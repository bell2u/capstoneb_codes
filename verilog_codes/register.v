==> flow/design.v <==
`timescale 1ns / 1ps
module register
#(parameter width = 15)
(
  input clk, reset, write_enable,
  input [width-1:0] data_in,
  output [width-1:0] data_out
);
  reg [width-1:0] register;  
  always @(posedge clk, posedge reset) begin
    if (reset)  
      register = 0;
    else if (write_enable)
      register = data_in;
  end
  assign data_out = register;  
endmodule
# Step by step through the tools: register
# Tool output for the design above, in the order of the flow.
# Line numbers count from 1 in the design file above.
# Operators: Yosys type, input widths -> output width; for muxes data width and select width s.
# Library cell names are shortened.
# Not given: --
# setup
design,register
clock,clk
library,sky130hd
pvt_corner,tt_025C_1v80

# Word-level counts
# Source: Yosys, flattened and elaborated, memories not mapped. Widths are those after wreduce; folded enables and synchronous resets count as part of the registers. Registers that Yosys merges into a memory's read port (data or address) are not register bits. Print and check cells do not count. Equal cells are merged and count once.
# bits
reg_bits,15
inputBits,18
output_inout_bits,15

# Logic depth
# Longest topological path by Yosys (ltp), each cell counted once; first at word level (registers and memories cut), then after technology mapping (sequential cells cut; the memories' decode and read muxes count).
# depth
depth_word,0
ABC_AREA,0
mapped_depth,3
depth_no_buf,1

# Mapped cells and area
# Source: synth_stat.txt of the flow (Yosys; design flattened, memories mapped). It holds for the ABC_AREA given above (unset counts as 0); a run with the other value may have another netlist.
# The area totals of this step are shown rounded.
# types
cell_type,n
dfrtp_1,15
mux2_4,10
mux2_2,5
buf_12,1
buf_6,1
inv_1,1
# mapped
cell_count,33
synth_area_um2,617
flip_flops,15

# Path before layout
# Source: OpenSTA report_checks on the synthesized netlist (no wires, ideal clock, input and output delay 20% of the period each), path of least setup slack; recovery checks are left aside. Register names are those of the netlist, which keeps one name where synthesis merged equal registers.
# synth_timing
kind,input to register
from,input write_enable
to,register register[10]
period_ns,1.04
setup_time_ns,0.125
t_first_pin_ns,0.208
arrival_ns,0.741
required_ns,0.915
path_slack_ns,0.174
delay_ns,0.658
driving_pins,3
period_less_setup_slack_ns,0.866
# "delay_ns" = arrival - input delay + setup time.
# "driving_pins" counts driving pins, that of a launching flip-flop among them; a cell with two outputs on the path counts twice.
# "period_less_setup_slack_ns" is the clock period less the worst setup slack; recovery checks do not enter. This is arithmetic on one report: input and output delays are still those of the set period (20% each).
# synth_via
path_cell_list,buf_6 buf_12 mux2_4
elab_chain_len,0
# synth_lines
element,line,text
from (decl),5,"input clk, reset, write_enable,"
to (assign),12,register = 0;
to (assign),14,register = data_in;
to (decl),9,reg [width-1:0] register;

# Timing after layout
# From the final timing report of run 2: the path of least setup slack in the routed layout; clock arrival at registers is part of the times.
# layout_timing
kind,register to register
from,register (name not given)
to,register register[6]
period_ns,0.718
setup_time_ns,0.11
t_first_pin_ns,0.25
arrival_ns,1.09
required_ns,0.85
path_slack_ns,-0.24
driving_pins,4
# layout_via
path_cell_list,dfrtp_1 buf_6 buf_6 mux2_4
# layout_lines
element,line,text
to (assign),12,register = 0;
to (assign),14,register = data_in;
to (decl),9,reg [width-1:0] register;
# No chain of elaborated cells between the ends is given.

# Top module register; platform sky130hd; tools Yosys and OpenROAD; 2 stored runs in no particular order. Input and output delays are each 20% of the period that was set; the output load is 0.01 pF.
# "design_power_uw": no workload was simulated; the value follows from the tool's default switching activity.
# The measured numbers are rounded.
# Among the settings, -- means not set for that run.
# Among the results, -- means that no value is shown for the run.
name,run 1,run 2
period_ns,0.827,0.718
CORE_UTILIZATION,58,15
SETUP_SLACK_MARGIN,-0.03,0.14
PLACE_DENSITY,0.8,--
CELL_PAD_IN_SITES_GLOBAL_PLACEMENT,3,--
CELL_PAD_IN_SITES_DETAIL_PLACEMENT,2,--
ABC_AREA,1,0
GPL_TIMING_DRIVEN,1,--
GPL_ROUTABILITY_DRIVEN,0,1
CTS_CLUSTER_DIAMETER,372,376
SLEW_MARGIN,30,20
CAP_MARGIN,20,30
CORE_MARGIN,2,5
PLACE_DENSITY_LB_ADDON,--,0.07
CTS_CLUSTER_SIZE,--,94
MAX_ROUTING_LAYER,--,met5
design.die.area_um2,--,5490
final_stdcell_area_um2,--,1110
layout_utilization_pct,--,27.7
yosys_chip_area_um2,--,617
fin_ws_ns,--,-0.239
design_power_uw,--,2210
# Run 1: no final report: placement broke off with GPL-0301
